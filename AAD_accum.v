==> flow/design.v <==
`timescale 1ns / 1ps
module abs(input [7:0] a, output [7:0] b);
    assign b = (a[7] == 1'b1) ? (~a + 1) : a;
endmodule
module top(input [7:0] a, input [7:0] b, input clk, input rst, output reg [7:0] prev);
    wire [7:0] temp;
    wire [7:0] addin;
    wire [7:0] feed;
    kogge_stone k0(.x(a), .y(~b + 1), .cin(1'b0), .sum(temp), .cout());
    abs a0(.a(temp), .b(addin));
    kogge_stone k1(.x(addin), .y(prev), .cin(1'b0), .sum(feed), .cout());
    always @(posedge clk or posedge rst) begin
        if (rst)
            prev <= 8'd0;
        else
            prev <= feed;
    end
endmodule
module gray_cell(Gkj, Pik, Gik, G);
    input Gkj, Pik, Gik;
    output G;
    wire Y;
    and(Y, Gkj, Pik);
    or(G, Y, Gik);
endmodule
module black_cell(Gkj, Pik, Gik, Pkj, G, P);
    input Gkj, Pik, Gik, Pkj;
    output G, P;
    wire Y;
    and(Y, Gkj, Pik);
    or(G, Gik, Y);
    and(P, Pkj, Pik);
endmodule
module and_xor(a, b, p, g);
    input a, b;
    output p, g;
    xor(p, a, b);
    and(g, a, b);
endmodule
module kogge_stone(x, y, sum, cin, cout);
    input [7:0] y, x;
    output [7:0] sum;
    input cin;
    output cout;
    wire [7:0] G_Z, P_Z;
    wire [7:0] G_A, P_A;
    wire [7:0] G_B, P_B;
    wire [7:0] G_C, P_C;
    genvar i;
    generate
        for (i = 0; i < 8; i = i + 1) begin : gen0
            and_xor ax(x[i], y[i], P_Z[i], G_Z[i]);
        end
    endgenerate
    gray_cell gc0(cin, P_Z[0], G_Z[0], G_A[0]);
    black_cell bc1(G_Z[0], P_Z[1], G_Z[1], P_Z[0], G_A[1], P_A[1]);
    black_cell bc2(G_Z[1], P_Z[2], G_Z[2], P_Z[1], G_A[2], P_A[2]);
    black_cell bc3(G_Z[2], P_Z[3], G_Z[3], P_Z[2], G_A[3], P_A[3]);
    black_cell bc4(G_Z[3], P_Z[4], G_Z[4], P_Z[3], G_A[4], P_A[4]);
    black_cell bc5(G_Z[4], P_Z[5], G_Z[5], P_Z[4], G_A[5], P_A[5]);
    black_cell bc6(G_Z[5], P_Z[6], G_Z[6], P_Z[5], G_A[6], P_A[6]);
    black_cell bc7(G_Z[6], P_Z[7], G_Z[7], P_Z[6], G_A[7], P_A[7]);
    gray_cell gc1(cin, P_A[1], G_A[1], G_B[1]);
    gray_cell gc2(G_A[0], P_A[2], G_A[2], G_B[2]);
    black_cell bc3b(G_A[1], P_A[3], G_A[3], P_A[1], G_B[3], P_B[3]);
    black_cell bc4b(G_A[2], P_A[4], G_A[4], P_A[2], G_B[4], P_B[4]);
    black_cell bc5b(G_A[3], P_A[5], G_A[5], P_A[3], G_B[5], P_B[5]);
    black_cell bc6b(G_A[4], P_A[6], G_A[6], P_A[4], G_B[6], P_B[6]);
    black_cell bc7b(G_A[5], P_A[7], G_A[7], P_A[5], G_B[7], P_B[7]);
    gray_cell gc3(cin, P_B[3], G_B[3], G_C[3]);
    gray_cell gc4(G_A[0], P_B[4], G_B[4], G_C[4]);
    gray_cell gc5(G_B[1], P_B[5], G_B[5], G_C[5]);
    gray_cell gc6(G_B[2], P_B[6], G_B[6], G_C[6]);
    black_cell bc7c(G_B[3], P_B[7], G_B[7], P_B[3], G_C[7], P_C[7]);
    gray_cell gc7(cin, P_C[7], G_C[7], cout);
    xor(sum[0], cin, P_Z[0]);
    xor(sum[1], G_A[0], P_Z[1]);
    xor(sum[2], G_B[1], P_Z[2]);
    xor(sum[3], G_B[2], P_Z[3]);
    xor(sum[4], G_C[3], P_Z[4]);
    xor(sum[5], G_C[4], P_Z[5]);
    xor(sum[6], G_C[5], P_Z[6]);
    xor(sum[7], G_C[6], P_Z[7]);
endmodule
# == Step by step through the tools: top ==
# What the tools print for top, step after step.
# Line numbers count from 1 in the design file above.
# The mark n/a stands for no value.
# design
top,top
clock,clk
lib,sky130hd
pvt_corner,tt_025C_1v80

# == Word-level counts ==
# Yosys after proc, flatten, opt, wreduce and memory -nomap, before mapping. Enables and synchronous resets that opt folds into registers are not counted as muxes. Memory bits, and registers merged into a memory's read port (data or address), are not among the register bits. Print and check cells are not counted. Equal cells are merged and count once.
# op_classes
div,0
logic,118
cmp,0
mul,0
reduce_logical,0
add_sub_neg,2
muxes,1
eq_ne,0
shift,0
# ops
cell,count
bitwise AND 1 bit,58
bitwise XOR 1 bit,30
OR 1 bit,28
adder 8 x 1 -> 8 bit with constant B,2
NOT 8 bit,2
2-to-1 mux 8 bit,1
# word_totals
word_cells,122
ram_bits,0
input_bits,18
clocked_rd_ports_x_width,0
memories,0
mem_bits_ro,0
ff_bits,8
out_inout_bits,8
latch_bits,0

# == Depth ==
# Depth = most cells in a row (Yosys ltp): at word level without a register or memory, in the mapped netlist without a sequential cell, where the memories' decode and read muxes count.
# logic_depth
depth_word,19
abc_area,0
mapped_depth,18
depth_no_buf,18

# == After synthesis ==
# Yosys stat after the flow's synthesis: flattened, memories mapped to cells. It holds for the ABC_AREA given above (unset counts as 0); a run with the other value may have another netlist.
# The area totals of this step are shown rounded.
# synth_totals
mapped_area_um2,1100
seqArea_um2,200
ffs,8
buffers,9
stdcells,127
# types
cell,count,type_area_um2
sky130_fd_sc_hd__dfrtp_1,8,200.192
sky130_fd_sc_hd__ha_1,16,200.192
sky130_fd_sc_hd__xnor2_1,18,157.651
sky130_fd_sc_hd__buf_4,8,60.058
sky130_fd_sc_hd__inv_1,11,41.29
sky130_fd_sc_hd__a21oi_1,8,40.038
sky130_fd_sc_hd__fa_1,2,40.038
sky130_fd_sc_hd__xor2_1,4,35.034
sky130_fd_sc_hd__o21a_1,4,30.029
sky130_fd_sc_hd__o21ai_0,5,25.024
sky130_fd_sc_hd__a21o_1,3,22.522
sky130_fd_sc_hd__nand3_1,4,20.019
sky130_fd_sc_hd__nor3_1,4,20.019
sky130_fd_sc_hd__nand2_1,5,18.768
sky130_fd_sc_hd__nor2b_1,3,18.768
sky130_fd_sc_hd__o2111ai_1,2,17.517
sky130_fd_sc_hd__o41ai_2,1,16.266
sky130_fd_sc_hd__nor2_1,4,15.014
# Other cell types: 16; their cells: 17.
# By module: a second synthesis without flattening, with its own total; a netlist apart from the flattened one above.
# unflattened
cells_unflattened,148
hier_area_um2,1300
# Rows give one instance, submodules left out.
# by_module
mod,area_um2,seq_area_um2,instances,n_cells
black_cell,14,0.0,26,2
top,340,200,1,27
and_xor,13,0.0,16,1
abs,150,0.0,1,21
kogge_stone,70,0.0,2,8
gray_cell,7.5,0.0,16,1

# == Timing after synthesis ==
# OpenSTA on the mapped netlist: ideal clock, no wires. The path of least setup slack (recovery checks aside). Input and output delay are each 20% of the period. Register names are those of the netlist, which keeps one name where synthesis merged equal registers.
# synth_path
path_kind,in2reg
from,input port b[1]
to,register prev[7]
required_time_ns,5.965
path_stages,15
slack_ns,1.570
path_delay_ns,3.302
path_buffers,1
t_arrival_ns,4.395
input_delay_ns,1.218
clock_period_ns,6.09
setup_time_ns,0.125
launch_ns,1.218
synth_period_reached_ns,4.52
# "path_delay_ns" = arrival - input delay + setup time.
# "path_stages" counts driving pins, that of a launching flip-flop among them; a cell with two outputs on the path counts twice.
# "synth_period_reached_ns" = period - worst setup slack (recovery checks aside). The figure is calculated, with input and output delays left at 20% of the set period.
# Between the ends stands the longest chain of elaborated cells between them, by number of cells; it is not shown to be the way that was timed. Of several equally long chains one is given.
# Each line given opens the expression or statement behind the cell; cells for indexed reads and writes are added by Yosys, which also makes memories of some case tables.
# synth_via
path_cell_list,sky130_fd_sc_hd__nor3_1 sky130_fd_sc_hd__nor3b_1 sky130_fd_sc_hd__xnor2_1 sky130_fd_sc_hd__ha_1 sky130_fd_sc_hd__buf_2 sky130_fd_sc_hd__o21ai_0 sky130_fd_sc_hd__o221a_2 sky130_fd_sc_hd__xnor2_1 sky130_fd_sc_hd__o21ai_0 sky130_fd_sc_hd__xnor2_1 sky130_fd_sc_hd__ha_1 sky130_fd_sc_hd__or4_1 sky130_fd_sc_hd__o22ai_1 sky130_fd_sc_hd__xnor2_1 sky130_fd_sc_hd__xnor2_1
elab_chain_cells,18
cells_between,92
lines_between,16
cone_classes,2 x add/sub; 1 x mux; 89 x logic
# synth_rtl
item,line,rtl
start: declaration,5,"module top(input [7:0] a, input [7:0] b, input clk, input rst, output reg [7:0] prev);"
NOT 8 bit,9,"kogge_stone k0(.x(a), .y(~b + 1), .cin(1'b0), .sum(temp), .cout());"
adder 8 x 1 -> 8 bit,9,
bitwise AND 1 bit,38,"and(g, a, b);"
bitwise AND 1 bit,30,"and(Y, Gkj, Pik);"
OR 1 bit,31,"or(G, Gik, Y);"
bitwise AND 1 bit,30,
OR 1 bit,31,
[3 not listed],n/a,
adder 8 x 1 -> 8 bit,3,assign b = (a[7] == 1'b1) ? (~a + 1) : a;
2-to-1 mux 8 bit,3,
bitwise XOR 1 bit,37,"xor(p, a, b);"
bitwise AND 1 bit (2 in a row),32,"and(P, Pkj, Pik);"
bitwise AND 1 bit,23,"and(Y, Gkj, Pik);"
OR 1 bit,24,"or(G, Y, Gik);"
bitwise XOR 1 bit,83,"xor(sum[7], G_C[6], P_Z[7]);"
end: assignment,14,prev <= 8'd0;
end: assignment,16,prev <= feed;
end: declaration,5,

# == Worst path after layout ==
# Path of least setup slack in the final report of job 1 (OpenROAD, finished layout, wires in). Where an end is a register, its clock arrival counts in the times.
# layout_path
path_kind,in2reg
from,input port b[0]
to,register prev[7]
clock_period_ns,3.05
slack_ns,-0.65
path_stages,15
path_buffers,2
input_delay_ns,0.61
launch_ns,0.61
required_time_ns,3.20
setup_time_ns,0.08
t_arrival_ns,3.85
# Between the ends stands the longest chain of elaborated cells between them, by number of cells; it is not shown to be the way that was timed. Of several equally long chains one is given.
# layout_via
path_cell_list,sky130_fd_sc_hd__buf_4 sky130_fd_sc_hd__inv_2 sky130_fd_sc_hd__ha_4 sky130_fd_sc_hd__buf_4 sky130_fd_sc_hd__xnor2_1 sky130_fd_sc_hd__ha_1 sky130_fd_sc_hd__a21oi_1 sky130_fd_sc_hd__xnor2_1 sky130_fd_sc_hd__o21ai_2 sky130_fd_sc_hd__xnor2_2 sky130_fd_sc_hd__ha_2 sky130_fd_sc_hd__or4_4 sky130_fd_sc_hd__o22ai_4 sky130_fd_sc_hd__xnor2_2 sky130_fd_sc_hd__xnor2_1
elab_chain_cells,18
cells_between,94
lines_between,16
cone_classes,2 x add/sub; 1 x mux; 91 x logic
# layout_rtl
item,line,rtl
start: declaration,5,"module top(input [7:0] a, input [7:0] b, input clk, input rst, output reg [7:0] prev);"
NOT 8 bit,9,"kogge_stone k0(.x(a), .y(~b + 1), .cin(1'b0), .sum(temp), .cout());"
adder 8 x 1 -> 8 bit,9,
bitwise AND 1 bit,38,"and(g, a, b);"
bitwise AND 1 bit,30,"and(Y, Gkj, Pik);"
OR 1 bit,31,"or(G, Gik, Y);"
bitwise AND 1 bit,30,
OR 1 bit,31,
[3 not listed],n/a,
adder 8 x 1 -> 8 bit,3,assign b = (a[7] == 1'b1) ? (~a + 1) : a;
2-to-1 mux 8 bit,3,
bitwise XOR 1 bit,37,"xor(p, a, b);"
bitwise AND 1 bit (2 in a row),32,"and(P, Pkj, Pik);"
bitwise AND 1 bit,23,"and(Y, Gkj, Pik);"
OR 1 bit,24,"or(G, Y, Gik);"
bitwise XOR 1 bit,83,"xor(sum[7], G_C[6], P_Z[7]);"
end: assignment,14,prev <= 8'd0;
end: assignment,16,prev <= feed;
end: declaration,5,

# Record of 2 stored runs of the RTL-to-layout flow on top, platform sky130hd. The runs are unordered. Constraints: input delay and output delay 20% of the set period each, output load 0.01 pF.
# "achieved_period_ns" is the run's clock period less its worst setup slack. It is reckoned from that one timing run; input and output delays stay at 20% of the period that was set.
# "worst_path_allowed_less_slack_ns" means the part of the period allowed to the worst setup path (the constraints hold back 20% at inputs and 20% at outputs) less its slack; where the path has registers, the arrival times of their clocks count too.
# "power_total_uw": no workload was simulated; the value follows from the tool's default switching activity.
# The measured numbers are rounded.
# A setting shown as . is not set for that run.
setting or result,job 1,job 2
period_ns,3.05,5.19
CORE_UTILIZATION,28,47
SETUP_SLACK_MARGIN,0.1,0.07
PLACE_DENSITY,0.59,.
HOLD_SLACK_MARGIN,-0.01,.
CELL_PAD_IN_SITES_GLOBAL_PLACEMENT,1,.
CELL_PAD_IN_SITES_DETAIL_PLACEMENT,1,.
TNS_END_PERCENT,15,40
GPL_TIMING_DRIVEN,0,.
CTS_CLUSTER_SIZE,24,71
CAP_MARGIN,25,35
MIN_ROUTING_LAYER,met2,.
MAX_ROUTING_LAYER,met5,.
CORE_MARGIN,2,2
SLEW_MARGIN,20,20
PLACE_DENSITY_LB_ADDON,.,0.14
CORE_ASPECT_RATIO,.,1.42
ABC_AREA,.,1
CTS_CLUSTER_DIAMETER,.,127
synthesis_area_um2,1100,1300
design.die.area_um2,4500,3200
stdcell_area_um2,1800,1600
layout_utilization_pct,47,59
worst_setup_slack_ns,-0.65,0.79
setup_tns_ns,-1.9,0.000
final_hold_ws_ns,0.51,0.51
power_total_uw,1600,660
achieved_period_ns,3.699,4.398
worst_path_allowed_less_slack_ns,3.09,3.36
timing.worst_path_kind,in2reg,in2reg
